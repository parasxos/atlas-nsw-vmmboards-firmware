==> flow/design.v <==
`timescale 1ns / 1ps
module xadc_read
(
    input           clk125,
    input           rst,
    input           start,
    input   [4:0]   ch_sel,
    input           busy_xadc,
    input           drdy,
    input   [4:0]   channel,
    input   [15:0]  do_out,
    input           eoc,
    input           eos,
    output          done,
    output  [11:0]  result,
    output          convst,
    output  [6:0]   daddr,
    output          den,
    output          dwe,
    output  [15:0]  di,
    output          rst_xadc,
    output  [3:0]   mux_select
);
wire [1:0]      rw;  
wire [6:0]      drp_addr;
wire            drp_done;
reg [3:0]       st_drp;
reg [3:0]       st;
reg             drp_done_r;
reg             den_r;
reg             dwe_r;
reg [6:0]       daddr_r;
reg [1:0]       rw_r;
reg [6:0]       drp_addr_r;
reg [15:0]      drp_data_out_r;
reg [15:0]      drp_data_in_r;
reg [15:0]      di_r;
reg [15:0]      config_reg_r;
reg             convst_r;
reg             done_r;
reg [11:0] result_r;
reg         first;
reg [5:0]   cnt_delay;
reg         rst_xadc_r;
reg [4:0]   config_in_r;
reg [4:0]   input_select_r;
reg [3:0]   mux_select_r;
parameter idle = 4'b0, st1 = 4'b1, st2 = 4'b10, st3 = 4'b11, st4 = 4'b100, st5 = 4'b101, st6 = 4'b110, st7 = 4'b111;
parameter st8 = 4'b1000, st9 = 4'b1001, st10 = 4'b1010, st11 = 4'b1011, st12 = 4'b1100, st13 = 4'b1101;
parameter st14 = 4'b1110, st15 = 4'b1111;
assign den = den_r;
assign dwe = dwe_r;
assign daddr = daddr_r;
assign drp_done = drp_done_r;
assign rw = rw_r;
assign drp_addr = drp_addr_r;
assign di = di_r;
assign convst = convst_r;
assign done = done_r;
assign result = result_r;
assign rst_xadc = rst_xadc_r;
assign mux_select = mux_select_r;
always @(posedge clk125)
begin
    if (start == 1'b1)
        config_in_r <= ch_sel;
    else
        config_in_r <= config_in_r;
end
always @(config_in_r)
begin
    case (config_in_r)
        5'b00000 : begin input_select_r <= 5'h18; mux_select_r <= 4'b1000; end  
        5'b00001 : begin input_select_r <= 5'h11; mux_select_r <= 4'b1000; end  
        5'b00010 : begin input_select_r <= 5'h12; mux_select_r <= 4'b1000; end  
        5'b00011 : begin input_select_r <= 5'h13; mux_select_r <= 4'b1000; end  
        5'b00100 : begin input_select_r <= 5'h18; mux_select_r <= 4'b1000; end  
        5'b00101 : begin input_select_r <= 5'h19; mux_select_r <= 4'b1000; end  
        5'b00110 : begin input_select_r <= 5'h1a; mux_select_r <= 4'b1000; end  
        5'b00111 : begin input_select_r <= 5'h1b; mux_select_r <= 4'b1000; end  
        5'b10000 : begin input_select_r <= 5'h03; mux_select_r <= 4'b0000; end  
        5'b10001 : begin input_select_r <= 5'h03; mux_select_r <= 4'b0001; end  
        5'b10010 : begin input_select_r <= 5'h03; mux_select_r <= 4'b0010; end  
        5'b10011 : begin input_select_r <= 5'h03; mux_select_r <= 4'b0011; end  
        5'b10100 : begin input_select_r <= 5'h03; mux_select_r <= 4'b0100; end  
        5'b10101 : begin input_select_r <= 5'h03; mux_select_r <= 4'b0101; end  
        5'b10110 : begin input_select_r <= 5'h03; mux_select_r <= 4'b0110; end  
        5'b10111 : begin input_select_r <= 5'h03; mux_select_r <= 4'b0111; end  
        5'b11000 : begin input_select_r <= 5'h03; mux_select_r <= 4'b1000; end  
        5'b11001 : begin input_select_r <= 5'h03; mux_select_r <= 4'b1001; end  
        5'b11010 : begin input_select_r <= 5'h03; mux_select_r <= 4'b1010; end  
        5'b11011 : begin input_select_r <= 5'h03; mux_select_r <= 4'b1011; end  
        5'b11100 : begin input_select_r <= 5'h03; mux_select_r <= 4'b1100; end  
        5'b11101 : begin input_select_r <= 5'h03; mux_select_r <= 4'b1101; end  
        5'b11110 : begin input_select_r <= 5'h03; mux_select_r <= 4'b1110; end  
        5'b11111 : begin input_select_r <= 5'h03; mux_select_r <= 4'b1111; end  
        default : begin input_select_r <= 5'h03; mux_select_r <= 4'b1111; end  
    endcase
end
always @(posedge clk125)
begin
    if (rst)
        begin
            st <= idle;
            done_r <= 1'b0;
            first <= 1'b0;
            cnt_delay <= 6'b0;
        end
    else if (1'b1)
    begin
    case (st)
        idle :
            begin
                done_r <= 1'b0;
                if (start == 1'b1)  
                    begin
                        if (first == 1'b1)  
                            begin
                                st <= st4;
                                rw_r <= 2'b01;  
                                drp_addr_r <= 7'h40;  
                            end
                        else  
                            begin
                                st <= st1;
                                rw_r <= 2'b01;  
                                drp_addr_r <= 7'h41;  
                            end
                    end
                else
                    st <= idle;
            end
        st1 :  
            begin
                rw_r <= 2'b0;
                if (drp_done == 1'b1)
                    begin
                        config_reg_r <= drp_data_out_r;  
                        st <= st2;
                    end
                else
                    st <= st1;
            end
        st2 :  
            begin
                rw_r <= 2'b10;  
                drp_addr_r <= 7'h41;  
                drp_data_in_r <= {4'b0011, config_reg_r[11:0]};  
                st <= st3;
            end
        st3 :  
            begin
                rw_r <= 2'b0;
                if (drp_done == 1'b1)
                    begin
                        first <= 1'b1;
                        st <= st4;
                    end
                else
                    st <= st3;
            end
        st4 :  
            begin
                if (busy_xadc == 1'b0)
                    begin
                        rw_r <= 2'b01;  
                        drp_addr_r <= 7'h40;  
                        st <= st5;
                    end
                else
                    st <= st4;
            end
        st5 :  
            begin
                rw_r <= 2'b0;
                if (drp_done == 1'b1)
                    begin
                        config_reg_r <= drp_data_out_r;  
                        st <= st6;
                    end
                else
                    st <= st5;
            end
        st6 :  
            begin
                rw_r <= 2'b10;  
                drp_addr_r <= 7'h40;
                drp_data_in_r <= {config_reg_r[15:5], input_select_r};
                st <= st7;
            end
        st7 :  
            begin
                rw_r <= 2'b0;
                if (drp_done == 1'b1)
                    begin
                        st <= st15;
                    end
                else
                    st <= st7;
            end
        st8 :  
            begin
                if (busy_xadc == 1'b0)
                    begin
                        convst_r <= 1'b1;  
                        st <= st9;
                    end
                else
                    st <= st8;
            end
        st9 :  
            begin
                convst_r <= 1'b0;
                if (eoc == 1'b1)  
                    begin
                        if (channel != input_select_r)  
                            st <= st8;
                        else
                            begin
                                drp_addr_r <= {2'b0, input_select_r};
                                rw_r <= 2'b01;  
                                st <= st10;
                            end
                    end
                else
                    st <= st9;
            end
        st10 :  
            begin
                rw_r <= 2'b0;
                if (drp_done == 1'b1)
                    begin
                        result_r <= drp_data_out_r[15:4];  
                        st <= st11;
                    end
                else
                    st <= st10;
            end
        st11 :  
            begin
                if (start == 1'b0)
                    begin
                        st <= idle;
                        done_r <= 1'b1;
                    end
                else
                    st <= st11;
            end
        st15 :  
            begin
                if (busy_xadc == 1'b0)
                    begin
                        if (cnt_delay == 6'b111111)
                            st <= st8;
                        else
                            st <= st15;
                        cnt_delay <= cnt_delay + 1'b1;
                    end
            end
    default :
        st <= idle;
    endcase
    end
end
always @(posedge clk125)
begin
    if (rst)
        begin
            st_drp <= idle;
            drp_done_r <= 1'b0;
        end
    else if (1'b1)
        begin
        case (st_drp)
            idle :
                begin
                    if (rw == 2'b01)  
                        begin
                            drp_done_r <= 1'b0;
                            daddr_r <= drp_addr;
                            den_r <= 1'b1;
                            st_drp <= st1;
                        end
                    else if (rw == 2'b10)  
                        begin
                            drp_done_r <= 1'b0;
                            daddr_r <= drp_addr;
                            den_r <= 1'b1;
                            dwe_r <= 1'b1;
                            di_r <= drp_data_in_r;
                            st_drp <= st2;
                        end
                    else
                        begin
                            drp_done_r <= 1'b0;
                            st_drp <= idle;
                        end
                end
            st1 :
                begin
                    den_r <= 1'b0;
                    if (drdy == 1'b1)  
                        begin
                            drp_data_out_r <= do_out;
                            drp_done_r <= 1'b1;
                            st_drp <= idle;
                        end
                    else
                        st_drp <= st1;
                end
            st2 :
                begin
                    den_r <= 1'b0;
                    dwe_r <= 1'b0;
                    if (drdy == 1'b1)  
                        begin
                            drp_done_r <= 1'b1;
                            st_drp <= idle;
                        end
                    else
                        st_drp <= st2;
                end
        default :
            st_drp <= idle;
        endcase
        end
end
endmodule
Step by step through the tools: xadc_read
The steps from the RTL of xadc_read to its reports follow in flow order. Lines are those of the file above, counted from 1. Library cell names are shortened. The mark - stands for no value.

Top: xadc_read. Clock input: clk125. Library: sky130hd. Library corner: tt_025C_1v80.

Word level
Source: Yosys, flattened and elaborated, memories not mapped. Widths are those after wreduce. Print and check cells do not count. Memory sizes are those after Yosys's memory passes, which may raise the word count (mostly to a power of two), join words into wider ones and drop unused or constant bits.

For multiplexer cells the number is 48. The entry for equal/unequal tests reads 30. For reduce/logical cells the number is 31. Under $add $sub $neg stands 1. The entry for bitwise operators reads 3.

Operators by type and width (count): 4-bit parallel mux with 13-bit select (1); 7-bit 2-to-1 mux (6); 7-bit parallel mux with 5-bit select (1); 16-bit parallel mux with 2-bit select (1); 16-bit 2-to-1 mux (2); 2-bit 2-to-1 mux (11); 4-bit equality test (second input constant) (5); 2-bit inequality test (second input constant) (9); 3-bit AND reduction (6); 4-bit by 3-bit equality test with 1-bit output (second input constant) (4); 2-bit nonzero test (7); 4-bit by 2-bit equality test with 1-bit output (second input constant) (3); 6-bit AND reduction (2); 4-bit parallel mux with 3-bit select (1); 4-bit 2-to-1 mux (3); 3-bit 2-to-1 mux (4); 1-bit 2-to-1 mux (11); 2-bit AND reduction (5); 5-bit nonzero test (2); 2-bit parallel mux with 5-bit select (1); 1-bit parallel mux with 2-bit select (5); 4-bit by 1-bit equality test with 1-bit output (second input constant) (2); 4-bit logical NOT (2); 4-bit AND reduction (2); 2-bit OR reduction (3); 6-bit by 1-bit adder with 6-bit output (second input constant) (1); 6-bit equality test (second input constant) (1); 5-bit inequality test (1).

Not listed: further kinds 8, cells in them 11.

The entry for bits in read-only memories reads 256. Under output and inout port bits stands 44. For input port bits the number is 33. For memories the number is 1. Under clocked read ports x word width stands 8. The entry for elaborated cells reads 132. The figure for register bits after elaboration is 117.

Memories: (no name shown) (words 32, width 8, read ports 1, write ports 0, RTL line 72) `case (config_in_r)`.

Depth
Depth = most cells in a row (Yosys ltp): at word level without a register or memory, in the mapped netlist without a sequential cell, where the memories' decode and read muxes count.

The entry for depth in word-level cells reads 4. For ABC_AREA the number is 0. For depth in mapped cells the number is 5. Under mapped depth without buffers stands 4.

After synthesis
The flow's flattened synthesis, as Yosys stat reports it; memories are mapped. The netlist is that of the ABC_AREA named above (0 if unset); the other value can give another one. The area totals of this step are shown rounded.

Cells by type (count): edfxtp_1 (94); dfxtp_1 (35); nor2_1 (25); a21oi_1 (13); nand2b_1 (10); mux2_2 (4); o21ai_0 (9); xnor2_1 (5); and2_1 (6); and3_1 (6); nand2_1 (10); nor2b_1 (6); a221oi_1 (4); xor2_1 (4); clkbuf_1 (7); buf_4 (3); inv_1 (6); nand3_1 (4).

Not listed: further types 28, cells in them 34.

Under synthesis area stands 4460 µm². Under flip-flop cells stands 129. The entry for sequential area reads 3520 µm². Under buffers stands 11. Under mapped cells stands 285.

Worst setup path after synthesis
Source: OpenSTA report_checks on the synthesized netlist (no wires, ideal clock, input and output delay 20% of the period each), path of least setup slack; recovery checks are left aside. Register names are those of the netlist, which keeps one name where synthesis merged equal registers.

Kind: input port to flip-flop. Start point: input rst. End point: register di_r[0]. Setup time: 0.434 ns. Period: 3.92 ns. Under time at the first pin stands 0.784 ns. Under setup slack stands 0.770 ns. The entry for input delay reads 0.784 ns. Under data required time stands 3.486 ns. For driving pins on the path the number is 2. The figure for delay of the path is 2.366 ns. The entry for arrival reads 2.716 ns. For synthesis period reached the number is 3.15 ns.

"delay of the path" = arrival - input delay + setup time. "driving pins on the path" counts driving pins, that of a launching flip-flop among them; a cell with two outputs on the path counts twice. "synthesis period reached" = period - worst setup slack (recovery checks aside). The figure is calculated, with input and output delays left at 20% of the set period. Between the ends stands the longest chain of elaborated cells between them, by number of cells; it is not shown to be the way that was timed. Of several equally long chains one is given. A line is the first line of the expression or statement that the cell stems from. Yosys adds cells for indexed reads and writes and turns some case tables into memories.

Cells stage by stage: clkbuf_1 nor4bb_1. The figure for length of the longest elaborated chain is 2.

RTL lines, path post-synthesis: start: declaration (RTL line 5) `input           rst,`; 1-bit NOT; 4-bit AND reduction; end: assignment (RTL line 290) `di_r <= drp_data_in_r;`; end: declaration (RTL line 37) `reg [15:0]      di_r;`.

Worst path after layout
Path of least setup slack in the final report of run 1 (OpenROAD, finished layout, wires in). Where an end is a register, its clock arrival counts in the times.

Kind: input port to flip-flop. Start point: input rst. End point: register drp_addr_r[6]. Period: 4.48 ns. The entry for arrival reads 2.69 ns. Under data required time stands 4.51 ns. Under setup slack stands 1.82 ns. Under time at the first pin stands 0.90 ns. The entry for input delay reads 0.90 ns. For driving pins on the path the number is 4. Setup time: 0.37 ns.

Between the ends stands the longest chain of elaborated cells between them, by number of cells; it is not shown to be the way that was timed. Of several equally long chains one is given. At most two assigning lines are given for a register; there are more.

Cells stage by stage: clkdlybuf4s50_1 inv_1 o2111ai_1 a221oi_1. The figure for length of the longest elaborated chain is 2.

RTL lines, path after layout: start: declaration (RTL line 5) `input           rst,`; 1-bit NOT; 6-bit AND reduction; end: assignment (RTL line 121) `drp_addr_r <= 7'h40;`; end: assignment (RTL line 220) `drp_addr_r <= {2'b0, input_select_r};`; end: declaration (RTL line 34) `reg [6:0]       drp_addr_r;`.

==> results <==
Design xadc_read on sky130hd. What follows are 2 stored runs of the flow, each under its own settings; their order means nothing. The constraints put input and output delay at 20% of the set period each and load the outputs with 0.01 pF. "power": no workload was simulated; the value follows from the tool's default switching activity. The measured numbers are rounded.

Files of run 1:
==> flow/run.sh <==
#!/bin/bash
# the make line also repeats the synthesis and layout settings of config.mk as NAME=value (left out here)
make -C /OpenROAD-flow-scripts/flow DESIGN_CONFIG=/design/flow/config.mk WORK_HOME=/design/flow/orfs CLKGATE_MAP_FILE= finish
==> flow/config.mk <==
export PLATFORM = sky130hd
export DESIGN_NAME = xadc_read
export DESIGN_NICKNAME = xadc_read
export VERILOG_FILES = /design/flow/design.v
export SDC_FILE = /design/flow/constraint.sdc
export NUM_CORES = 4
export LEC_CHECK = 0
export CAP_MARGIN = 20
export CORE_ASPECT_RATIO = 0.95
export CORE_MARGIN = 2
export CORE_UTILIZATION = 36
export HOLD_SLACK_MARGIN = 0.21
export MAX_ROUTING_LAYER = met4
export MIN_ROUTING_LAYER = met1
export PLACE_DENSITY_LB_ADDON = 0.28
export SETUP_SLACK_MARGIN = 1.08
export SLEW_MARGIN = 10
==> flow/constraint.sdc <==
create_clock -name core_clock -period 4.48 [get_ports {clk125}]
set_input_delay 0.8960 -clock core_clock [delete_from_list [all_inputs] [get_ports {clk125}]]
set_output_delay 0.8960 -clock core_clock [all_outputs]
set_load 0.01 [all_outputs]

Results of run 1. For the final worst hold slack the run shows 0.416 ns. The post-layout utilization reads 0.494. For the area inside the die boundary the run shows 13,300 µm². The measured setup slack of the worst path is 1.82 ns. The power is 2,740 uW. For the mapped cell area after synthesis the run shows 4,460 µm².

Files of run 2:
==> flow/run.sh <==
#!/bin/bash
# the make line also repeats the synthesis and layout settings of config.mk as NAME=value (left out here)
make -C /OpenROAD-flow-scripts/flow DESIGN_CONFIG=/design/flow/config.mk WORK_HOME=/design/flow/orfs CLKGATE_MAP_FILE= finish
==> flow/config.mk <==
export PLATFORM = sky130hd
export DESIGN_NAME = xadc_read
export DESIGN_NICKNAME = xadc_read
export VERILOG_FILES = /design/flow/design.v
export SDC_FILE = /design/flow/constraint.sdc
export NUM_CORES = 4
export LEC_CHECK = 0
export CAP_MARGIN = 30
export CELL_PAD_IN_SITES_DETAIL_PLACEMENT = 2
export CORE_MARGIN = 2
export CORE_UTILIZATION = 30
export CTS_CLUSTER_SIZE = 94
export MIN_ROUTING_LAYER = met2
export PLACE_DENSITY_LB_ADDON = 0.17
export SETUP_SLACK_MARGIN = 0.46
export SLEW_MARGIN = 20
==> flow/constraint.sdc <==
create_clock -name core_clock -period 4.0 [get_ports {clk125}]
set_input_delay 0.8000 -clock core_clock [delete_from_list [all_inputs] [get_ports {clk125}]]
set_output_delay 0.8000 -clock core_clock [all_outputs]
set_load 0.01 [all_outputs]

Results of run 2. For the mapped cell area after synthesis the run shows 4,460 µm². The post-layout utilization reads 0.413. The measured setup slack of the worst path is 1.40 ns. For the final worst hold slack the run shows 0.415 ns. The power is 3,160 uW. For the area inside the die boundary the run shows 15,900 µm².
